==> flow/design.v <==
module matrixvect_mult
	#(
	parameter addr_W_size = 16,
	parameter addr_x_size = 12,
	parameter addr_y_size = 12,
	parameter length_M = 512,		 
	parameter length_N = 32		 
	)(
    input   	 clk,
    input    	 reset,
    input  [31:0] ps_control,		 
    output [31:0] pl_status,		 
    output [addr_W_size-1:0] bram_addr_W,
    input  [31:0] bram_rddata_W,
    output [31:0] bram_wrdata_W,
    output [3:0] bram_we_W,
    output [addr_x_size-1:0] bram_addr_x,
    input  [31:0] bram_rddata_x,
    output [31:0] bram_wrdata_x,
    output [3:0] bram_we_x,
    output [addr_y_size-1:0] bram_addr_y,
    input  [31:0] bram_rddata_y,
    output [31:0] bram_wrdata_y,
    output [3:0] bram_we_y,
    output [31:0] state
	);
    logic clr_x, clr_y, inc_x, inc_y, done_x, done_y;
    assign bram_we_W = 0;
    assign bram_we_x = 0;
    assign bram_wrdata_W = 32'bxxxx_xxxx_xxxx_xxxx_xxxx_xxxx_xxxx_xxxx;
    assign bram_wrdata_x = 32'bxxxx_xxxx_xxxx_xxxx_xxxx_xxxx_xxxx_xxxx;
    datapath 
		#(
		 .addr_W_size(addr_W_size),
		 .addr_x_size(addr_x_size),
		 .addr_y_size(addr_y_size),
		 .length_M(length_M),		
		 .length_N(length_N)			
		 )
		dp(
		 .clk(clk),
		 .reset(reset),
		 .bram_addr_W(bram_addr_W),
		 .bram_rddata_W(bram_rddata_W),
		 .bram_addr_x(bram_addr_x),
		 .bram_rddata_x(bram_rddata_x),
		 .bram_addr_y(bram_addr_y),
		 .bram_rddata_y(bram_rddata_y),
		 .bram_wrdata_y(bram_wrdata_y),
		 .clr_x(clr_x),
		 .inc_x(inc_x),
		 .clr_y(clr_y),
		 .inc_y(inc_y),
		 .done_y(done_y),
		 .done_x(done_x)
		);   		 
    controlpath 
		cp(
		 .clk(clk),
		 .reset(reset),
		 .bram_we_y(bram_we_y),
		 .clr_x(clr_x),
		 .clr_y(clr_y),
		 .inc_x(inc_x),
		 .inc_y(inc_y),
		 .done_y(done_y),
		 .done_x(done_x),
		 .ps_control(ps_control),
		 .pl_status(pl_status),
         .state(state)
    );
endmodule
module datapath
	#(
	parameter addr_W_size = 16,
	parameter addr_x_size = 12,
	parameter addr_y_size = 12,
	parameter length_M = 512,		 
	parameter length_N = 32		 
	)(
    input   	 clk,
    input   	 reset,
    output      [addr_W_size-1:0] bram_addr_W,
    input 	 	[31:0] bram_rddata_W,
    output      [addr_x_size-1:0] bram_addr_x,
    input   	[31:0] bram_rddata_x,
    output      [addr_y_size-1:0] bram_addr_y,
    input  	 	[31:0] bram_rddata_y,
    output  	[31:0] bram_wrdata_y,
    input   	 clr_x,
    input   	 inc_x,
    input   	 clr_y,
    input   	 inc_y,
    output  	 done_y,
    output   	 done_x
	);
    logic [addr_x_size-1:0] counterX;
    logic [addr_y_size-1:0] counterY;
    logic fp_mult_valid;
    logic [31:0] fp_mult_result;
    logic fp_add_valid;
    assign bram_addr_x = counterX;
    assign bram_addr_y = counterY;
    assign bram_addr_W = ((counterY * length_N) + counterX);
    assign done_x = (counterX == ((length_N-1)*4));
	assign done_y = (counterY == ((length_M-1)*4));
    fp_mult mult (
      .s_axis_a_tvalid(1),             
      .s_axis_a_tdata(bram_rddata_W),               
      .s_axis_b_tvalid(1),             
      .s_axis_b_tdata(bram_rddata_x),               
      .m_axis_result_tvalid(fp_mult_valid),   
      .m_axis_result_tdata(fp_mult_result)     
    );
    fp_add add (
      .s_axis_a_tvalid(1),             
      .s_axis_a_tdata(bram_rddata_y),               
      .s_axis_b_tvalid(1),             
      .s_axis_b_tdata(fp_mult_result),               
      .m_axis_result_tvalid(fp_add_valid),   
      .m_axis_result_tdata(bram_wrdata_y)     
    );
    always_ff @(posedge clk) begin
        if (clr_x)
            counterX <= 0;		
        else if (inc_x)
            counterX <= counterX + 4;
    end
    always_ff @(posedge clk) begin	
        if (clr_y)
            counterY <= 0;
        else if (inc_y)
            counterY <= counterY + 4;
    end
endmodule
module controlpath
(
        input   	 clk,
        input   	 reset,
        output [3:0] bram_we_y,
        output    	 clr_x,
        output   	 clr_y,
        output   	 inc_x,
        output   	 inc_y,
        input    	 done_y,
        input   	 done_x,
        input  [31:0] ps_control, 	 
        output [31:0] pl_status,
        output [31:0] state
);
    logic [2:0]   	 p_state;
    logic [2:0]   	 next_state;
    always_ff @(posedge clk) begin
        if (reset) begin
            p_state <= 0;
        end
        else begin
            p_state <= next_state;
        end
    end
    always_comb begin
        if (p_state == 0) begin
            if (ps_control[0] == 1)
                next_state = 1;
            else    
                next_state = 0;
        end
        else if (p_state == 1) begin
            if (done_y) begin
                next_state = 3;
            end
            else
                next_state = 2;
        end
        else if (p_state == 2) begin
            next_state = 1;
        end    
        else if (p_state == 3) begin
            if (done_x) 
                next_state = 4;
            else
                next_state = 1;
        end
        else if (p_state == 4) begin
            if(ps_control[0] == 0)
                next_state = 0;
            else
                next_state = 4;
        end
        else begin
            next_state = 0;
        end
    end
    assign bram_we_y = (p_state == 2 || p_state == 3) ? 4'hf : 4'h0;
	assign pl_status = (p_state == 4) ? 1 : 0;
    assign state = { 29'b0, p_state };
    assign clr_x = (p_state == 0 || p_state == 4 )? 1 : 0; 
    assign clr_y = (p_state == 0 || p_state == 3) ? 1 : 0;
    assign inc_x = (p_state == 3) ? 1 : 0;
    assign inc_y = (p_state == 2) ? 1 : 0;
endmodule
## From RTL to reports: controlpath

The steps from the RTL of controlpath to its reports follow in flow order.
Line numbers count from 1 in the design file above.
Library cell names are shortened.
A cell with -- has no value.

- Top module: controlpath
- Clock input: clk
- Library: sky130hd
- Library corner: tt_025C_1v80

## Word-level counts

Source: Yosys, flattened and elaborated, memories not mapped. Widths are those after wreduce; folded enables and synchronous resets count as part of the registers. Registers that Yosys merges into a memory's read port (data or address) are not register bits. Print and check cells do not count. Equal cells are merged and count once.

- Output and inout port bits: 72
- Bits of input ports: 36
- Memory bits (writable): 0
- Word width x clocked read ports: 0
- Memory bits (read-only): 0
- Memories kept: 0
- Register bits: 3
- Latch bits: 0
- Cells after elaboration: 24

- Bitwise gates (word level): 0
- Shift operators: 0
- Multipliers: 0
- Reduce/logical cells: 4
- Add/subtract/negate cells: 0
- Equal/unequal tests: 4
- Magnitude comparators: 0
- Div/mod/pow operators: 0
- Mux-type cells: 15

Operators with widths:

| kind | count |
|---|---|
| 2-to-1 mux 3 bit | 7 |
| 2-to-1 mux 1 bit | 7 |
| equality test 3 x 2 -> 1 bit (second input constant) | 2 |
| 2-to-1 mux 4 bit | 1 |
| logical OR 1 bit | 3 |
| equality test 3 x 1 -> 1 bit (second input constant) | 1 |
| equality test 3 bit (second input constant) | 1 |
| zero test 3 bit | 1 |

## Logic depth

Yosys ltp: most cells in a row. Word level: on the elaborated netlist, between registers, memories and ports. Mapped: between sequential cells and ports; inverters and the memories' decode and read muxes count.

- Depth after elaboration: 6
- ABC_AREA: 0
- Mapped depth: 3
- Gate-level depth less buffers: 2

## Synthesis result

Yosys stat after the flow's synthesis: flattened, memories mapped to cells. It holds for the ABC_AREA given above (unset counts as 0); a run with the other value may have another netlist.

- Buffer cells: 65
- Mapped cells: 83
- Area of sequential cells: 60.1 µm²
- Chip area (Yosys): 664.4 µm²
- Flip-flop cells: 3

Cell types:

| cell type | count | total area (µm²) |
|---|---|---|
| buf_4 | 63 | 472.954 |
| dfxtp_1 | 3 | 60.058 |
| mux2_4 | 1 | 15.014 |
| buf_6 | 1 | 11.261 |
| nand4bb_1 | 1 | 11.261 |
| a311oi_1 | 1 | 8.758 |
| and2b_2 | 1 | 8.758 |
| nand4b_1 | 1 | 8.758 |
| nor4b_1 | 1 | 8.758 |
| xor2_1 | 1 | 8.758 |
| and2_2 | 1 | 7.507 |
| and2b_1 | 1 | 7.507 |
| nor2_1 | 2 | 7.507 |
| o21a_1 | 1 | 7.507 |
| and2_1 | 1 | 6.256 |
| a21oi_1 | 1 | 5.005 |
| buf_2 | 1 | 5.005 |
| conb_1 | 1 | 3.754 |

## Timing after synthesis

Source: OpenSTA report_checks on the synthesized netlist (no wires, ideal clock, input and output delay 20% of the period each), path of least setup slack; recovery checks are left aside. Register names are those of the netlist, which keeps one name where synthesis merged equal registers.

- Path type: reg-to-output
- From: register p_state[1]
- To: output inc_x
- Path delay: 966 ps
- Stages: 4
- Period: 1370 ps
- Arrival: 966 ps
- Required time: 1096 ps
- Slack: 130 ps
- Launch time at the first pin: 0 ps
- Period reached after synthesis: 1240 ps

"path delay" is the arrival time less input delay plus setup time.
At an output port there is no setup time.
"stages": output pins that drive a net of the path, with the launching flip-flop's if there is one; two outputs of one cell count as two.
"period reached after synthesis" is the clock period less the worst setup slack; recovery checks do not enter. This is arithmetic on one report: input and output delays are still those of the set period (20% each).
The rows between start and end are the longest chain of elaborated cells between them; the timing report does not say that the signal goes this way. Where chains are equally long, one stands for them.
A line is the first line of the expression or statement that the cell stems from. Yosys adds cells for indexed reads and writes and turns some case tables into memories.

- Cell sequence: dfxtp_1 -> buf_2 -> and2b_1 -> and2_2
- Length of the longest elaborated chain: 2
- Elaborated cells between the ends (all ways): 2
- Those cells by class: 1 x eq/ne; 1 x mux

Ends and longest elaborated chain, post-synthesis:

| element | RTL line | text |
|---|---|---|
| from (decl) | 151 | `logic [2:0] p_state;` |
| from (assign) | 155 | `p_state <= 0;` |
| from (assign) | 158 | `p_state <= next_state;` |
| equality test 3 x 2 -> 1 bit | 199 | `assign inc_x = (p_state == 3) ? 1 : 0;` |
| 2-to-1 mux 1 bit | 199 |  |
| to (decl) | 143 | `output inc_x,` |

## Path in the finished layout

Path of least setup slack in the final report of flow run 1 (OpenROAD, finished layout, wires in). Where an end is a register, its clock arrival counts in the times.
The path's times are printed in steps of 10 ps; the period is the one set.

- Path type: reg-to-output
- From: register p_state[0]
- To: output clr_y
- Launch time at the first pin: 240 ps
- Stages: 4
- Arrival: 1400 ps
- Required time: 1700 ps
- Period: 2130 ps
- Slack: 300 ps

The rows between start and end are the longest chain of elaborated cells between them; the timing report does not say that the signal goes this way. Where chains are equally long, one stands for them.

- Cell sequence: dfxtp_4 -> xor2_1 -> nor2_1 -> clkdlybuf4s50_1
- Length of the longest elaborated chain: 3
- Elaborated cells between the ends (all ways): 4
- Those cells by class: 1 x eq/ne; 1 x mux; 2 x reduce/logical

Ends and longest elaborated chain, after layout:

| element | RTL line | text |
|---|---|---|
| from (decl) | 151 | `logic [2:0] p_state;` |
| from (assign) | 155 | `p_state <= 0;` |
| from (assign) | 158 | `p_state <= next_state;` |
| zero test 3 bit | 198 | `assign clr_y = (p_state == 0 \|\| p_state == 3) ? 1 : 0;` |
| logical OR 1 bit | 198 |  |
| 2-to-1 mux 1 bit | 198 |  |
| to (decl) | 142 | `output clr_y,` |

Add stored flow runs of controlpath

Top module controlpath; platform sky130hd; tools Yosys and OpenROAD; 2 stored runs in no particular order. Input and output delays are each 20% of the period that was set; the output load is 0.01 pF.
"clock period achieved" means the clock period less the worst setup slack. The figure is calculated, with input and output delays left at 20% of the set period.
"worst path time": the worst setup path's part of the clock period (all of it between registers, 20% less for each end at a port) less its slack. A launch clock that arrives late makes it longer, a capture clock that arrives late makes it shorter.
"power consumption" is the tool's figure for a default switching activity; nothing was simulated.
"worst path time" is known to 10 ps.

### Flow run 1

Settings: `period_ns=2.13`, `CORE_UTILIZATION=23`, `SETUP_SLACK_MARGIN=0.4`, `PLACE_DENSITY_LB_ADDON=0.11`, `CORE_ASPECT_RATIO=1.14`, `CORE_MARGIN=5`, `TNS_END_PERCENT=10`, `GPL_TIMING_DRIVEN=1`, `CTS_CLUSTER_SIZE=44`, `SLEW_MARGIN=10`, `MIN_ROUTING_LAYER=met2`, `MAX_ROUTING_LAYER=met5`, `CAP_MARGIN=20`

- Synthesized cell area: 664.4 µm²
- Die size: 4065.7 µm²
- Standard-cell area after routing: 639.4 µm²
- Utilization: 23.4%
- Setup slack of the worst path: 304 ps
- Sum of negative setup slack: 0 ps
- Worst-case hold slack: 488 ps
- Power consumption: 0.2850 mW
- Clock period achieved: 1826 ps
- Worst path time: 1400 ps
- Type of the worst setup path: reg-to-output

### Flow run 2

Settings: `period_ns=2.34`, `CORE_UTILIZATION=22`, `SETUP_SLACK_MARGIN=0.39`, `PLACE_DENSITY_LB_ADDON=0.0`, `CORE_ASPECT_RATIO=0.63`, `CORE_MARGIN=9`, `CTS_CLUSTER_SIZE=27`, `CTS_CLUSTER_DIAMETER=60`, `CAP_MARGIN=15`, `SLEW_MARGIN=30`

- Synthesized cell area: 664.4 µm²
- Die size: 5375.4 µm²
- Standard-cell area after routing: 653.1 µm²
- Utilization: 23.2%
- Setup slack of the worst path: 483 ps
- Sum of negative setup slack: 0 ps
- Worst-case hold slack: 481 ps
- Power consumption: 0.3153 mW
- Clock period achieved: 1857 ps
- Worst path time: 1390 ps
- Type of the worst setup path: reg-to-output
